==> flow/design.v <==
`timescale 10ns / 10ns 
module IIC_WR68_100HZ(
    input CLOCK, RESET,
    input chipselect,
    input [7:0] address,
    input write,
    input [31:0] writedata,  
    input read,
    output [31:0] readdata,
    output SCL,
    inout SDA
);
    parameter FCLK = 10'd500, FHALF = 10'd250, FQUARTER = 10'd125;  
    parameter THIGH = 10'd200, TLOW = 10'd235, TR = 10'd50, TF = 10'd15;
    parameter THD_STA = 10'd200, TSU_STA = 10'd235, TSU_STO = 10'd200;
    parameter FF_Write1 = 5'd7;
    parameter FF_Write2 = 5'd9, RDFUNC = 5'd19;
    reg [1:0]iCall;   
    reg [31:0]iAddr;   
    reg [31:0]iData;   
    reg [31:0]Read;    
    reg [31:0]read_data_register;  
    reg [7:0]Data;  
    reg [4:0]i;     
    reg [4:0]Go;    
    reg [9:0]C1;    
    reg rSCL,rSDA;  
    reg isAck, isDone, isQ;   
    wire iAddr_reg_selected, iData_reg_selected, iCall_reg_selected;
    wire write_to_iAddr, write_to_iData, write_to_iCall;
    wire read_from_iAddr, read_from_iData, read_from_iCall;
    wire valid_write, valid_read;
    assign iCall_reg_selected = !address[1] & !address[0];   
    assign iAddr_reg_selected = !address[1] &  address[0];   
    assign iData_reg_selected =  address[1] & !address[0];   
    assign valid_write = chipselect & write;      
    assign valid_read = chipselect & read;
    assign write_to_iAddr = valid_write & iAddr_reg_selected;
    assign write_to_iData = valid_write & iData_reg_selected;
    assign write_to_iCall = valid_write & iCall_reg_selected;
    assign read_from_iAddr = valid_read & iAddr_reg_selected;
    assign read_from_iData = valid_read & iData_reg_selected;
    assign read_from_iCall = valid_read & iCall_reg_selected;
    always@(posedge CLOCK or negedge RESET)
    begin
        if(!RESET)begin  
            iAddr <= 32'h0000_0000;
        end
            else begin
        if(write_to_iAddr) begin
            iAddr <= writedata;    
        end
        else begin
            iAddr <= iAddr;  
        end
        end
    end
    always@(posedge CLOCK or negedge RESET)
    begin
        if(!RESET)begin  
            iData <= 32'h0000_0000;
        end
            else begin
        if(write_to_iData) begin
            iData <= writedata;    
        end
        else begin
            iData <= iData;  
        end
        end
    end
    always@(posedge CLOCK or negedge RESET)
    begin
        if(!RESET)begin  
                iCall <= 2'b00;
        end
        else begin
        if(write_to_iCall)begin
            iCall[1:0] <= writedata[1:0];
        end
        else begin
            iCall <= iCall;
        end
        end
    end
    always@(read_from_iAddr or read_from_iData or read_from_iCall or iAddr or iData or iCall)
    begin
    if(read_from_iAddr) begin
        read_data_register = iAddr;
    end
    else if(read_from_iData) begin
        read_data_register = iData;
    end
    else if(read_from_iCall) begin
        read_data_register = {30'd0,iCall};
    end
    else begin
        read_data_register = 32'h0000_0000;
    end
    end
    always @ ( posedge CLOCK or negedge RESET )
       if( !RESET )
          begin
              { i,Go } <= { 5'd0,5'd0 }; 
              C1 <= 10'd0;  
              Data <= 8'd0;
              Read <= 8'd0;
              { rSCL,rSDA,isAck,isDone,isQ } <= 5'b11101;
          end
       else if( iCall == 2'b10) 
          case( i )
             0:  
                 begin
                      isQ = 1;
                      rSCL <= 1'b1;
                      if( C1 == 0 ) rSDA <= 1'b1;  
                      else if( C1 == (TR + THIGH) ) rSDA <= 1'b0;
                      if( C1 == (FCLK) -1)   
                          begin 
                             C1 <= 10'd0;    
                             i <= i + 1'b1;  
                          end
                      else C1 <= C1 + 1'b1;  
                 end
             1:  
                 begin 
                      Data <= {4'b1010, 3'b000, 1'b0}; 
                      i <= FF_Write1; 
                      Go <= i + 1'b1;  
                 end
             2:  
                 begin 
                      Data <= iAddr[7:0]; 
                      i <= FF_Write1; 
                      Go <= i + 1'b1; 
                 end
             3:  
                 begin 
                      Data <= iData[7:0]; 
                      i <= FF_Write1; 
                      Go <= i + 1'b1; 
                 end
             4:  
                 begin            
                      isQ = 1'b1;
                      if( C1 == 0 ) rSCL <= 1'b0;
                      else if( C1 == FQUARTER ) rSCL <= 1'b1; 
                      if( C1 == 0 ) rSDA <= 1'b0;
                      else if( C1 == (FQUARTER + TR + TSU_STO ) ) rSDA <= 1'b1;
                      if( C1 == (FQUARTER + FCLK) -1 )  
                           begin 
                                C1 <= 10'd0; 
                                i <= i + 1'b1; 
                           end
                      else C1 <= C1 + 1'b1; 
                 end
              5: 
                 begin 
                      isDone <= 1'b1;  
                      i <= i + 1'b1; 
                 end
              6: 
               begin 
                      isDone <= 1'b0; 
                      i <= 5'd0;  
                 end
              7,8,9,10,11,12,13,14: 
                 begin 
                      isQ = 1'b1;
                      rSDA <= Data[14-i];  
                      if( C1 == 0 ) rSCL <= 1'b0;
                      else if( C1 == (TF + TLOW) ) rSCL <= 1'b1; 
                      if( C1 == FCLK -1 ) 
                          begin 
                              C1 <= 10'd0; 
                              i <= i + 1'b1; 
                          end
                      else C1 <= C1 + 1'b1;
                  end
               15:  
                  begin
                       isQ = 1'b0;
                       if( C1 == FHALF ) isAck <= SDA;
                       if( C1 == 0 ) rSCL <= 1'b0;
                       else if( C1 == FHALF ) rSCL <= 1'b1;
                       if( C1 == FCLK -1 ) 
                       begin 
                            C1 <= 10'd0; 
                            i <= i + 1'b1; 
                       end
                       else C1 <= C1 + 1'b1; 
                  end
               16: 
                   if( isAck != 0 ) i <= 5'd0;
                   else i <= Go; 
           endcase
       else if( iCall == 2'b01 )  
          case( i )
               0:  
                 begin
                       isQ = 1;  
                       rSCL <= 1'b1;
                       if( C1 == 0 ) rSDA <= 1'b1;  
                       else if( C1 == (TR + THIGH) ) rSDA <= 1'b0;
                       if( C1 == FCLK -1 ) 
                       begin 
                            C1 <= 10'd0; 
                            i <= i + 1'b1; 
                       end
                       else C1 <= C1 + 1'b1; 
                 end
               1:  
                 begin 
                       Data <= {4'b1010, 3'b000, 1'b0}; 
                       i <= FF_Write2; 
                       Go <= i + 1'b1; 
                 end
               2:  
                 begin 
                       Data <= iAddr[7:0]; 
                       i <= FF_Write2; 
                       Go <= i + 1'b1; 
                 end
               3:  
                 begin
                       isQ = 1'b1;
                       if( C1 == 0 ) rSCL <= 1'b0;
                       else if( C1 == FQUARTER ) rSCL <= 1'b1;
                       else if( C1 == (FQUARTER + TR + TSU_STA + THD_STA + TF) ) rSCL <= 1'b0;
                       if( C1 == 0 ) rSDA <= 1'b0; 
                       else if( C1 == FQUARTER ) rSDA <= 1'b1;
                       else if( C1 == ( FQUARTER + TR + THIGH) ) rSDA <= 1'b0;
                       if( C1 == (FQUARTER + FCLK + FQUARTER) -1 ) begin C1 <= 10'd0; i <= i + 1'b1; end
                       else C1 <= C1 + 1'b1;
                 end
               4:  
                  begin 
                        Data <= {4'b1010, 3'b000, 1'b1}; 
                        i <= 5'd9; 
                        Go <= i + 1'b1; 
                  end
               5:  
                  begin 
                        Read <= 8'd0; 
                        i <= RDFUNC; 
                        Go <= i + 1'b1; end
               6:  
                  begin
                        isQ = 1'b1;
                        if( C1 == 0 ) rSCL <= 1'b0;
                        else if( C1 == FQUARTER ) rSCL <= 1'b1; 
                        if( C1 == 0 ) rSDA <= 1'b0;
                        else if( C1 == (FQUARTER + TR + TSU_STO) ) rSDA <= 1'b1;
                        if( C1 == (FCLK + FQUARTER) -1 ) begin C1 <= 10'd0; i <= i + 1'b1; end
                        else C1 <= C1 + 1'b1; 
                  end
               7: 
                  begin 
                        isDone <= 1'b1; 
                        i <= i + 1'b1;
                  end
               8: 
                  begin 
                        isDone <= 1'b0;
                        i <= 5'd0; 
                  end
               9,10,11,12,13,14,15,16: 
                  begin
                        isQ = 1'b1;
                        rSDA <= Data[16-i];
                        if( C1 == 0 ) rSCL <= 1'b0;
                        else if( C1 == (TF + TLOW) ) rSCL <= 1'b1; 
                        if( C1 == FCLK -1 ) begin C1 <= 10'd0; i <= i + 1'b1; end
                        else C1 <= C1 + 1'b1;
                  end
               17:  
                  begin
                        isQ = 1'b0;
                        if( C1 == FHALF ) isAck <= SDA;
                        if( C1 == 0 ) rSCL <= 1'b0;
                        else if( C1 == FHALF ) rSCL <= 1'b1;
                        if( C1 == FCLK -1 ) begin C1 <= 10'd0; i <= i + 1'b1; end
                        else C1 <= C1 + 1'b1; 
                  end
               18: 
                  if( isAck != 0 ) i <= 5'd0;
                  else i <= Go;
               19,20,21,22,23,24,25,26:  
                  begin
                         isQ = 1'b0;
                         if( C1 == FHALF ) Read[26-i] <= SDA;
                         if( C1 == 0 ) rSCL <= 1'b0;
                         else if( C1 == FHALF ) rSCL <= 1'b1; 
                         if( C1 == FCLK -1 ) begin C1 <= 10'd0; i <= i + 1'b1; end
                         else C1 <= C1 + 1'b1;
                  end
               27:  
                  begin
                      isQ = 1'b1;
                      if( C1 == 0 ) rSCL <= 1'b0;
                      else if( C1 == FHALF ) rSCL <= 1'b1;
                      if( C1 == FCLK -1 ) begin C1 <= 10'd0; i <= Go; end
                      else C1 <= C1 + 1'b1; 
                  end
          endcase
    assign SCL = rSCL;
    assign SDA = isQ ? rSDA : 1'bz;
    assign readdata = read_data_register;
endmodule
Step by step through the tools: IIC_WR68_100HZ
What the tools print for IIC_WR68_100HZ, step after step.
Lines are those of the file above, counted from 1.
Operators: Yosys type, input widths -> output width; for muxes data width and select width s.
Cell names lack the library's common part.
{ "inputs": {"top": "IIC_WR68_100HZ", "clock_port": "CLOCK", "lib": "sky130hd", "pvt_corner": "tt_025C_1v80"} }

Word-level counts
Source: Yosys, flattened and elaborated, memories not mapped. Widths are those after wreduce. Registers that Yosys merges into a memory's read port (data or address) are not register bits. Print and check cells do not count. Equal cells are merged and count once.
{ "op_classes": {"eq_ne": 47, "div_mod_pow": 0, "n_mux": 59, "n_cmp": 0, "bitwise": 11, "reduce_and_logical": 34, "mul": 0, "n_shift": 2, "n_addsub": 4} }
{ "ops": {"columns": ["cell", "n"], "rows": [
  ["$mux 32", 2],
  ["$eq 5x5->1 const B", 12],
  ["$mux 5", 11],
  ["$mux 10", 5],
  ["$pmux 8 s3", 2],
  ["$pmux 5 s9", 1],
  ["$eq 5x4->1 const B", 8],
  ["$reduce_or 18->1", 2],
  ["$eq 10x10->1 const B", 3],
  ["$pmux 10 s3", 1],
  ["$pmux 5 s6", 1],
  ["$mux 1", 26],
  ["$reduce_or 8->1", 3],
  ["$eq 10x9->1 const B", 2],
  ["$reduce_or 10->1", 2],
  ["$eq 5x3->1 const B", 4],
  ["$pmux 10 s2", 1],
  ["$reduce_or 19->1", 1],
  ["$reduce_or 9->1", 2],
  ["$shiftx 8x6->1", 2],
  ["$mux 8", 2],
  ["$reduce_and 3->1", 5],
  ["$reduce_bool 13->1", 1],
  ["$reduce_or 12->1", 1],
  ["$and 1x1->1", 11],
  ["$add 10x1->10 const B", 1],
  ["$eq 10x7->1 const B", 1],
  ["$eq 10x8->1 const B", 1]
]} }
Not listed: further kinds 31, cells in them 43.
{ "bits": {"clocked_rd_ports_x_width": 0, "mem_count": 0, "inputBits": 45, "mem_bits_ro": 0, "latchBits": 0, "register_bits": 98, "ram_bits": 0} }

Logic depth
Longest topological path by Yosys (ltp), each cell counted once; first at word level (registers and memories cut), then after technology mapping (sequential cells cut; the memories' decode and read muxes count).
{ "depth": {"depth_word": 7, "abc_area": 0, "depth_mapped": 13, "depth_no_buf": 11} }

Netlist
The flow's flattened synthesis, as Yosys stat reports it; memories are mapped. The netlist is that of the ABC_AREA named above (0 if unset); the other value can give another one.
{ "synth_totals": {"seq_area_um2": 2431.1, "ff_cells": 97, "mapped_cells": 594, "mapped_area_um2": 5919.4} }
{ "by_type": {"columns": ["type", "n", "area_total_um2"], "rows": [
  ["dfrtp_1", 94, 2.35E+03],
  ["mux2_2", 67, 754.474],
  ["a22o_1", 31, 271.51],
  ["a21oi_1", 34, 170.163],
  ["ha_1", 13, 162.656],
  ["nand2_1", 43, 161.405],
  ["clkbuf_1", 35, 131.376],
  ["nand3_1", 26, 130.125],
  ["o21ai_0", 24, 120.115],
  ["nor2_1", 27, 101.347],
  ["mux4_2", 4, 90.086],
  ["nor3_1", 17, 85.082],
  ["dfstp_2", 3, 78.826],
  ["a22oi_1", 10, 75.072],
  ["xnor2_1", 7, 61.309],
  ["and3_1", 9, 56.304],
  ["o211ai_1", 7, 52.55],
  ["mux2i_1", 5, 50.048]
]} }
Other cell types: 55; their cells: 138.

Worst setup path after synthesis
Source: OpenSTA report_checks on the synthesized netlist (no wires, ideal clock, input and output delay 20% of the period each), path of least setup slack; recovery checks are left aside. Register names are those of the netlist, which keeps one name where synthesis merged equal registers.
{ "synth_timing": {"kind": "flip-flop to flip-flop", "startpoint": "reg i[2]", "endpoint": "reg C1[4]", "clock_period_ns": 5.07, "path_buffers": 4, "delay_ns": 4.129, "t_arrival_ns": 4.060, "setup_time_ns": 0.069, "setup_slack_ns": 0.941, "stages": 13, "required_time_ns": 5.001, "period_less_setup_slack_ns": 4.129} }
"delay_ns" = arrival - input delay + setup time.
"stages": output pins that drive a net of the path, with the launching flip-flop's if there is one; two outputs of one cell count as two.
"period_less_setup_slack_ns" is the clock period less the worst setup slack; recovery checks do not enter. This is arithmetic on one report: input and output delays are still those of the set period (20% each).
The rows between start and end are the longest chain of elaborated cells between them; the timing report does not say that the signal goes this way. Where chains are equally long, one stands for them.
Each line given opens the expression or statement behind the cell; cells for indexed reads and writes are added by Yosys, which also makes memories of some case tables.
A register here has more assigning lines than the two given.
{ "synth_between": {"path_cell_list": "dfrtp_1 > clkbuf_2 > clkbuf_1 > clkbuf_1 > buf_1 > nor3_1 > ha_1 > or4_1 > or4b_4 > or4_4 > a41oi_4 > or4b_1 > nand3_1", "elab_chain_cells": 5, "cells_between": 36, "cone_classes": "eq/ne: 24; mux: 4; reduce/logical: 8"} }
{ "synth_lines": {"columns": ["element", "line", "source"], "rows": [
  ["start, declared", 24, "reg [4:0]i;"],
  ["start, assigned", 121, "i <= i + 1'b1;"],
  ["start, assigned", 128, "i <= FF_Write1;"],
  ["$eq 5x5->1", 198, "case( i )"],
  ["$reduce_or 19->1", null, null],
  ["$pmux 10 s3", 198, null],
  ["$mux 10", 197, "else if( iCall == 2'b01 )"],
  ["$mux 10", 110, "else if( iCall == 2'b10)"],
  ["end, assigned", 123, "else C1 <= C1 + 1'b1;"],
  ["end, assigned", 155, "else C1 <= C1 + 1'b1;"],
  ["end, declared", 26, "reg [9:0]C1;"]
]} }

Worst path after layout
Path of least setup slack in the final report of flow run 2 (OpenROAD, finished layout, wires in). Where an end is a register, its clock arrival counts in the times.
{ "layout_timing": {"kind": "flip-flop to flip-flop", "startpoint": "reg i[1]", "endpoint": "reg C1[4]", "setup_time_ns": 0.06, "clock_period_ns": 3.46, "setup_slack_ns": 0.08, "path_buffers": 0, "stages": 10, "required_time_ns": 3.75, "t_arrival_ns": 3.67} }
The rows between start and end are the longest chain of elaborated cells between them; the timing report does not say that the signal goes this way. Where chains are equally long, one stands for them.
A register here has more assigning lines than the two given.
{ "layout_between": {"path_cell_list": "dfrtp_2 > ha_4 > and3_4 > ha_4 > or4_4 > or4b_4 > or4_4 > a41oi_4 > or4b_1 > nand3_1", "elab_chain_cells": 5, "cells_between": 36, "cone_classes": "eq/ne: 24; mux: 4; reduce/logical: 8"} }
{ "layout_lines": {"columns": ["element", "line", "source"], "rows": [
  ["start, declared", 24, "reg [4:0]i;"],
  ["start, assigned", 121, "i <= i + 1'b1;"],
  ["start, assigned", 128, "i <= FF_Write1;"],
  ["$eq 5x5->1", 198, "case( i )"],
  ["$reduce_or 19->1", null, null],
  ["$pmux 10 s3", 198, null],
  ["$mux 10", 197, "else if( iCall == 2'b01 )"],
  ["$mux 10", 110, "else if( iCall == 2'b10)"],
  ["end, assigned", 123, "else C1 <= C1 + 1'b1;"],
  ["end, assigned", 155, "else C1 <= C1 + 1'b1;"],
  ["end, declared", 26, "reg [9:0]C1;"]
]} }

IIC_WR68_100HZ through Yosys and OpenROAD on sky130hd: 2 stored runs, unordered, with their settings and measured results. The constraints put input and output delay at 20% of the set period each and load the outputs with 0.01 pF.
"achieved_clock_period_ns" = clock period - worst setup slack. The figure is calculated, with input and output delays left at 20% of the set period.
"worst_path_allowed_less_slack_ns" is the time allowed to the run's worst setup path (the clock period less input and output delay, where it has them) less its slack. Clock arrival times count: a late capture clock shortens it, a late launch clock lengthens it.
By "totalPower_w" is meant OpenSTA's value without simulated activity: inputs other than the clock are taken to toggle once in ten clock periods, and the tool carries that through the logic.
[
  {
    "run": "flow run 1",
    "settings": { "period_ns": 2.73, "CORE_UTILIZATION": 57, "PLACE_DENSITY_LB_ADDON": 0.28, "CELL_PAD_IN_SITES_DETAIL_PLACEMENT": 1, "ABC_AREA": 0, "GPL_ROUTABILITY_DRIVEN": 1, "CAP_MARGIN": 10, "CORE_MARGIN": 2, "SLEW_MARGIN": 20 },
    "outcome": "stopped before the end: placement reported DPL-0033"
  },
  {
    "run": "flow run 2",
    "settings": { "period_ns": 3.46, "CORE_UTILIZATION": 25, "SETUP_SLACK_MARGIN": 0.24, "PLACE_DENSITY_LB_ADDON": 0.06, "CORE_MARGIN": 8, "CELL_PAD_IN_SITES_DETAIL_PLACEMENT": 0, "TNS_END_PERCENT": 45, "GPL_ROUTABILITY_DRIVEN": 0, "CTS_CLUSTER_DIAMETER": 247, "CAP_MARGIN": 5, "SLEW_MARGIN": 20 },
    "results": { "yosys_chip_area_um2": 5919.4, "finish.stdcell_area_um2": 7896.3, "setupTns_ns": 0.000, "worst_path_allowed_less_slack_ns": 3.38, "path_kind": "flip-flop to flip-flop", "fin_util_frac": 0.338, "ws_setup_ns": 0.079, "total_die_area_um2": 28857.5, "totalPower_w": 0.006163, "achieved_clock_period_ns": 3.381 }
  }
]
